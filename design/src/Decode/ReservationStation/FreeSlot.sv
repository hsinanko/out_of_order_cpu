==> flow/design.v <==
`timescale 1ns / 1ps
package instruction_pkg;
    typedef enum logic [3:0]{
        ADD,
        SUB,
        XOR,
        OR,
        AND,
        SLL,
        SRL,
        SRA,
        SLT,
        SLTU
    } ALUFunctions;
    typedef enum logic [2:0]{
        ALU_ADD_SUB = 'h0,
        ALU_XOR     = 'h4,
        ALU_OR      = 'h6,
        ALU_AND     = 'h7,
        ALU_SLL     = 'h1,
        ALU_SRA_SLL = 'h5,
        ALU_SLT     = 'h2,
        ALU_SLTU    = 'h3
    }ALU_FUNCT3;
    typedef enum logic [2:0]{
        LB  = 'h0,
        LH  = 'h1,
        LW  = 'h2,
        LBU = 'h4,
        LHU = 'h5
    }LOAD_FUNCT3;
    typedef enum logic [2:0]{
        SB = 'h0,
        SH = 'h1,
        SW = 'h2
    }STORE_FUNCT3;
    typedef enum logic [2:0]{
        BEQ  = 'h0, 
        BNE  = 'h1, 
        BLT  = 'h4, 
        BGE  = 'h5, 
        BLTU = 'h6, 
        BGEU = 'h7
    } BRANCH_FUNCT3;
    typedef enum logic [6:0] {
       LOAD     = 'b0000011,
       OP_IMM   = 'b0010011,
       STORE    = 'b0100011,
       OP       = 'b0110011,
       LUI      = 'b0110111,
       AUIPC    = 'b0010111,
       JAL      = 'b1101111,
       JALR     = 'b1100111,
       BRANCH   = 'b1100011,
       SYSTEM   = 'b1110011
    } OPCODE;
 endpackage
`timescale 1ns / 1ps
package parameter_pkg;
    parameter ADDR_WIDTH = 32;
    parameter DATA_WIDTH = 32;
    parameter NUM_ROB_ENTRY = 32;
    parameter ROB_WIDTH = $clog2(NUM_ROB_ENTRY);
    parameter ARCH_REGS = 32;
    parameter NUM_RS_ENTRIES = 32;
    parameter PHY_REGS = 64;     
    parameter PHY_WIDTH = $clog2(PHY_REGS);
    parameter BTB_ENTRIES = 16;
    parameter BTB_WIDTH = $clog2(BTB_ENTRIES);
    parameter FIFO_DEPTH = 16;
    parameter QUEUE = 16;         
    parameter RS_WIDTH = $clog2(NUM_RS_ENTRIES);
    parameter FREE_REG = PHY_REGS - ARCH_REGS;  
    parameter INSTR_ADDRESS = 32'h0000_0000;
    parameter DATA_ADDRESS  = 32'h0000_1000;
    parameter INSTR_MEM_SIZE = (DATA_ADDRESS - INSTR_ADDRESS);  
    parameter DATA_MEM_SIZE = (32'h0000_8000);  
    parameter BOOT_PC       = INSTR_ADDRESS;
endpackage
`timescale 1ns / 1ps
package register_pkg;
    typedef enum logic [4:0]{
        x0, x1, x2, x3, x4, x5, x6, x7, x8, x9,
        x10, x11, x12, x13, x14, x15, x16, x17, x18, x19,
        x20, x21, x22, x23, x24, x25, x26, x27, x28, x29,
        x30, x31
    }architected_reg_t;
    typedef enum logic [4:0]{
        zero, ra,  
        sp, gp, tp,  
        t0, t1, t2,  
        s0, s1,  
        a0, a1, a2, a3, a4, a5, a6, a7,  
        s2, s3, s4, s5, s6, s7, s8, s9, s10, s11,  
        t3, t4, t5, t6  
    }register_t;
    typedef enum logic [5:0]{
        r0, r1, r2, r3, r4, r5, r6, r7, r8, r9,
        r10, r11, r12, r13, r14, r15, r16, r17, r18, r19,
        r20, r21, r22, r23, r24, r25, r26, r27, r28, r29,
        r30, r31, r32, r33, r34, r35, r36, r37, r38, r39,
        r40, r41, r42, r43, r44, r45, r46, r47, r48, r49,
        r50, r51, r52, r53, r54, r55, r56, r57, r58, r59,
        r60, r61, r62, r63
    }physical_reg_t;
endpackage
`timescale 1ns / 1ps
module FreeSlot #(parameter NUM_RS_ENTRIES = 8, TYPE = 0)(
    input logic clk, 
    input logic rst,
    input logic flush,
    input logic valid_0,
    input logic valid_1,
    output logic [$clog2(NUM_RS_ENTRIES)-1:0] free_0,            
    output logic [$clog2(NUM_RS_ENTRIES)-1:0] free_1,            
    input logic  return_slot_valid,
    input logic [$clog2(NUM_RS_ENTRIES)-1:0] return_slot
);
    logic [$clog2(NUM_RS_ENTRIES)-1:0] FREESLOT [0:NUM_RS_ENTRIES-1]; 
    logic [$clog2(NUM_RS_ENTRIES)-1:0] head;                          
    logic [$clog2(NUM_RS_ENTRIES)-1:0] tail;                          
    logic [$clog2(NUM_RS_ENTRIES):0] num_free;                      
    logic [$clog2(NUM_RS_ENTRIES):0] num_free_tmp;
    integer i;
    always_comb begin
        if(rst || flush) num_free_tmp = NUM_RS_ENTRIES;
        else begin
            num_free_tmp = num_free;
            if(return_slot_valid) num_free_tmp = num_free_tmp + 1;
            if(valid_0 && valid_1) num_free_tmp = num_free_tmp - 2;
            else if(valid_0 || valid_1) num_free_tmp = num_free_tmp - 1;
        end
    end
    always_ff @(posedge clk or posedge rst)begin
        if(rst)begin
            for (i = 0; i < NUM_RS_ENTRIES; i = i + 1) begin 
                FREESLOT[i] <= i; 
            end
            head     <= 0;
            tail     <= NUM_RS_ENTRIES - 1;
            num_free <= num_free_tmp;
        end
        else if(flush) begin
            for (i = 0; i < NUM_RS_ENTRIES; i = i + 1) begin 
                FREESLOT[i] <= i; 
            end
            head     <= 0;
            tail     <= NUM_RS_ENTRIES - 1;
            num_free <= num_free_tmp;
        end
        else begin
            if(valid_0 && valid_1) begin
                head     <= head + 2;
            end
            else if(valid_0 && !valid_1) begin
                head     <= head + 1;
            end
            else if(!valid_0 && valid_1) begin
                head     <= head + 1;
            end
            else begin
                head     <= head;
            end
            num_free <= num_free_tmp;
            if(return_slot_valid) begin
                FREESLOT[tail + 1] <= return_slot;  
                tail               <= tail + 1;
            end
        end
    end
    assign free_0 = (valid_0) ? FREESLOT[head] : 'hx; 
    assign free_1 = (valid_1) ? (valid_0 ? FREESLOT[head + 1] : FREESLOT[head]) : 'hx;
endmodule 
; Step by step through the tools: FreeSlot
; Tool output for the design above, in the order of the flow.
; Lines are those of the file above, counted from 1.
; Operators: Yosys type, input widths -> output width; for muxes data width and select width s.
; Library cell names are shortened.
; The mark n/a stands for no value.
[setup]
top_module = FreeSlot
clock = clk
cell_library = sky130hd
pvt_corner = tt_025C_1v80

; After elaboration
; Source: Yosys, flattened and elaborated. Widths are those after wreduce. Registers that Yosys merges into a memory's read port (data or address) are not register bits. Print and check cells do not count. Equal cells are merged and count once.
[word_totals]
ff_bits = 30
input_bits = 9
out_inout_bits = 6
elab_cells = 95
[op_classes]
n_addsub = 3
n_eq = 21
n_mux = 35
n_reduce_logical = 26
[ops]
columns = operator, count
row1 = $mux 3, 33
row2 = $pmux 3 s8, 2
row3 = $eq 3x3->1 const B, 12
row4 = $reduce_bool 2->1, 9
row5 = $eq 3x2->1 const B, 6
row6 = $reduce_and 2->1, 8
row7 = $eq 3x1->1 const B, 3
row8 = $logic_not 3->1, 3
row9 = $add 3x1->3 const B, 2
row10 = $reduce_bool 4->1, 1
row11 = $logic_and 1x1->1, 3
row12 = $add 3x2->3 const B, 1
row13 = $logic_not 1->1, 2

; Logic depth
; Longest topological path by Yosys (ltp), each cell counted once; first at word level (registers and memories cut), then after technology mapping (sequential cells cut; the memories' decode and read muxes count).
[logic_depth]
depth_word = 6
abc_area = 0
ltp_mapped = 8
mapped_depth_nobuf = 7

; Synthesis result
; Source: synth_stat.txt of the flow (Yosys; design flattened, memories mapped). It holds for the ABC_AREA given above (unset counts as 0); a run with the other value may have another netlist.
[types]
columns = cell_type, count, area_total_um2
row1 = dfstp_2, 15, 394.128
row2 = dfrtp_1, 15, 375.36
row3 = ha_1, 15, 187.68
row4 = nand2_1, 39, 146.39
row5 = nand3_1, 28, 140.134
row6 = mux2i_1, 11, 110.106
row7 = a22oi_1, 8, 60.058
row8 = a21oi_1, 11, 55.053
row9 = nor2_1, 13, 48.797
row10 = clkbuf_1, 11, 41.29
row11 = a222oi_1, 4, 40.038
row12 = a31oi_1, 6, 37.536
row13 = inv_1, 8, 30.029
row14 = mux2_4, 2, 30.029
row15 = a2111oi_4, 1, 27.526
row16 = xor2_4, 1, 27.526
row17 = xnor2_1, 3, 26.275
row18 = mux2_2, 2, 22.522
; Other cell types: 17; their cells: 19.
[mapped]
mapped_cells = 212
yosys_area_um2 = 1953.1
sequential_area_um2 = 769.5
ff_cells = 30
buf_cells = 14

; Worst setup path after synthesis
; Source: OpenSTA report_checks on the synthesized netlist (no wires, ideal clock, input and output delay 20% of the period each), path of least setup slack; recovery checks are left aside. Register names are those of the netlist, which keeps one name where synthesis merged equal registers.
[synth_path]
path_kind = flip-flop to output port
from = reg head[1]
to = out free_1[0]
period_ns = 2.91
out_delay_ns = 0.582
launch_ns = 0.000
t_arrival_ns = 1.799
required_ns = 2.328
setup_slack_ns = 0.529
delay_ns = 1.799
driving_pins = 8
n_path_buf = 1
synth_period_reached_ns = 2.381
; "delay_ns" is the arrival time less input delay plus setup time.
; At an output port there is no setup time.
; "driving_pins": output pins that drive a net of the path, with the launching flip-flop's if there is one; two outputs of one cell count as two.
; "synth_period_reached_ns" = period - worst setup slack (recovery checks aside). The figure is calculated, with input and output delays left at 20% of the set period.
; Between the ends stands the longest chain of elaborated cells between them, by number of cells; it is not shown to be the way that was timed. Of several equally long chains one is given.
; Each line given opens the expression or statement behind the cell; cells for indexed reads and writes are added by Yosys, which also makes memories of some case tables.
; At most two assigning lines are given for a register; there are more.
[synth_via]
path_cell_list = dfrtp_1 -> inv_1 -> ha_1 -> clkbuf_1 -> a222oi_1 -> a32o_1 -> o21ai_1 -> mux2_4
elab_chain_len = 5
cells_between = 21
cone_classes = add/sub (1); eq/ne (14); mux (4); reduce/logical (2)
[synth_rtl]
columns = item, line_no
row1 = "start, declared", 120  ; logic [$clog2(NUM_RS_ENTRIES)-1:0] head;
row2 = "start, assigned", 153  ; head     <= head + 2;
row3 = "start, assigned", 156  ; head     <= head + 1;
row4 = $add 3x1->3, 172  ; assign free_1 = (valid_1) ? (valid_0 ? FREESLOT[head + 1] : FREESLOT[head]) : 'hx;
row5 = $eq 3x3->1, 172
row6 = $pmux 3 s8, 172
row7 = $mux 3 x2, 172
row8 = "end, declared", 115  ; output logic [$clog2(NUM_RS_ENTRIES)-1:0] free_1,
; Nets of the timed path that keep an RTL name, with a line that drives or declares them; the list need not be complete.
[synth_named_nets]
columns = signal, line_no
row1 = free_0[0], 171  ; assign free_0 = (valid_0) ? FREESLOT[head] : 'hx;

; Path in the finished layout
; Path of least setup slack in the final report of record 1 (OpenROAD, finished layout, wires in). Where an end is a register, its clock arrival counts in the times.
[layout_path]
path_kind = flip-flop to output port
from = reg head[1]
to = out free_1[0]
period_ns = 1.53
out_delay_ns = 0.31
launch_ns = 0.27
t_arrival_ns = 2.32
required_ns = 1.22
setup_slack_ns = -1.10
driving_pins = 9
n_path_buf = 2
; Between the ends stands the longest chain of elaborated cells between them, by number of cells; it is not shown to be the way that was timed. Of several equally long chains one is given.
; At most two assigning lines are given for a register; there are more.
[layout_via]
path_cell_list = dfrtp_2 -> ha_4 -> xor2_4 -> buf_4 -> a2111oi_4 -> a31oi_1 -> a31oi_1 -> mux2_4 -> buf_6
elab_chain_len = 5
cells_between = 21
cone_classes = add/sub (1); eq/ne (14); mux (4); reduce/logical (2)
[layout_rtl]
columns = item, line_no
row1 = "start, declared", 120  ; logic [$clog2(NUM_RS_ENTRIES)-1:0] head;
row2 = "start, assigned", 153  ; head     <= head + 2;
row3 = "start, assigned", 156  ; head     <= head + 1;
row4 = $add 3x1->3, 172  ; assign free_1 = (valid_1) ? (valid_0 ? FREESLOT[head + 1] : FREESLOT[head]) : 'hx;
row5 = $eq 3x3->1, 172
row6 = $pmux 3 s8, 172
row7 = $mux 3 x2, 172
row8 = "end, declared", 115  ; output logic [$clog2(NUM_RS_ENTRIES)-1:0] free_1,

; 2 stored runs of FreeSlot in the flow (synthesis by Yosys, layout by OpenROAD, sky130hd cells), in arbitrary order. Constraints: input delay and output delay 20% of the set period each, output load 0.01 pF.
; "achieved_clock_period_ns" is the run's clock period less its worst setup slack. It is reckoned from that one timing run; input and output delays stay at 20% of the period that was set.
; "timing.worst_path_ns" is the time allowed to the run's worst setup path (the clock period less input and output delay, where it has them) less its slack. Clock arrival times count: a late capture clock shortens it, a late launch clock lengthens it.
; By "fin_power_w" is meant OpenSTA's value without simulated activity: inputs other than the clock are taken to toggle once in ten clock periods, and the tool carries that through the logic.

[record 1: settings]
period_ns = 1.53
CORE_UTILIZATION = 22
PLACE_DENSITY_LB_ADDON = 0.18
CORE_ASPECT_RATIO = 1.11
CELL_PAD_IN_SITES_DETAIL_PLACEMENT = 2
TNS_END_PERCENT = 35
ABC_AREA = 0
GPL_ROUTABILITY_DRIVEN = 0
CTS_CLUSTER_SIZE = 23
CAP_MARGIN = 20
CORE_MARGIN = 2
SLEW_MARGIN = 20
[record 1: results]
fin_power_w = 0.002789
dieArea_um2 = 9648.5
achieved_clock_period_ns = 2.630
post_synth_area_um2 = 1953.1
timing.worst_path_ns = 2.32
timing.worst_path_kind = flip-flop to output port
fin_tns_ns = -5.939
post_route_stdcell_area_um2 = 3114.2
setup_worst_slack_ns = -1.100

[record 2: settings]
period_ns = 1.86
CAP_MARGIN = 20
CORE_MARGIN = 2
CORE_UTILIZATION = 40
SLEW_MARGIN = 20
[record 2: results]
fin_power_w = 0.002123
dieArea_um2 = 5457.5
achieved_clock_period_ns = 2.526
post_synth_area_um2 = 1953.1
timing.worst_path_ns = 2.15
timing.worst_path_kind = flip-flop to output port
fin_tns_ns = -3.606
post_route_stdcell_area_um2 = 2737.6
setup_worst_slack_ns = -0.666
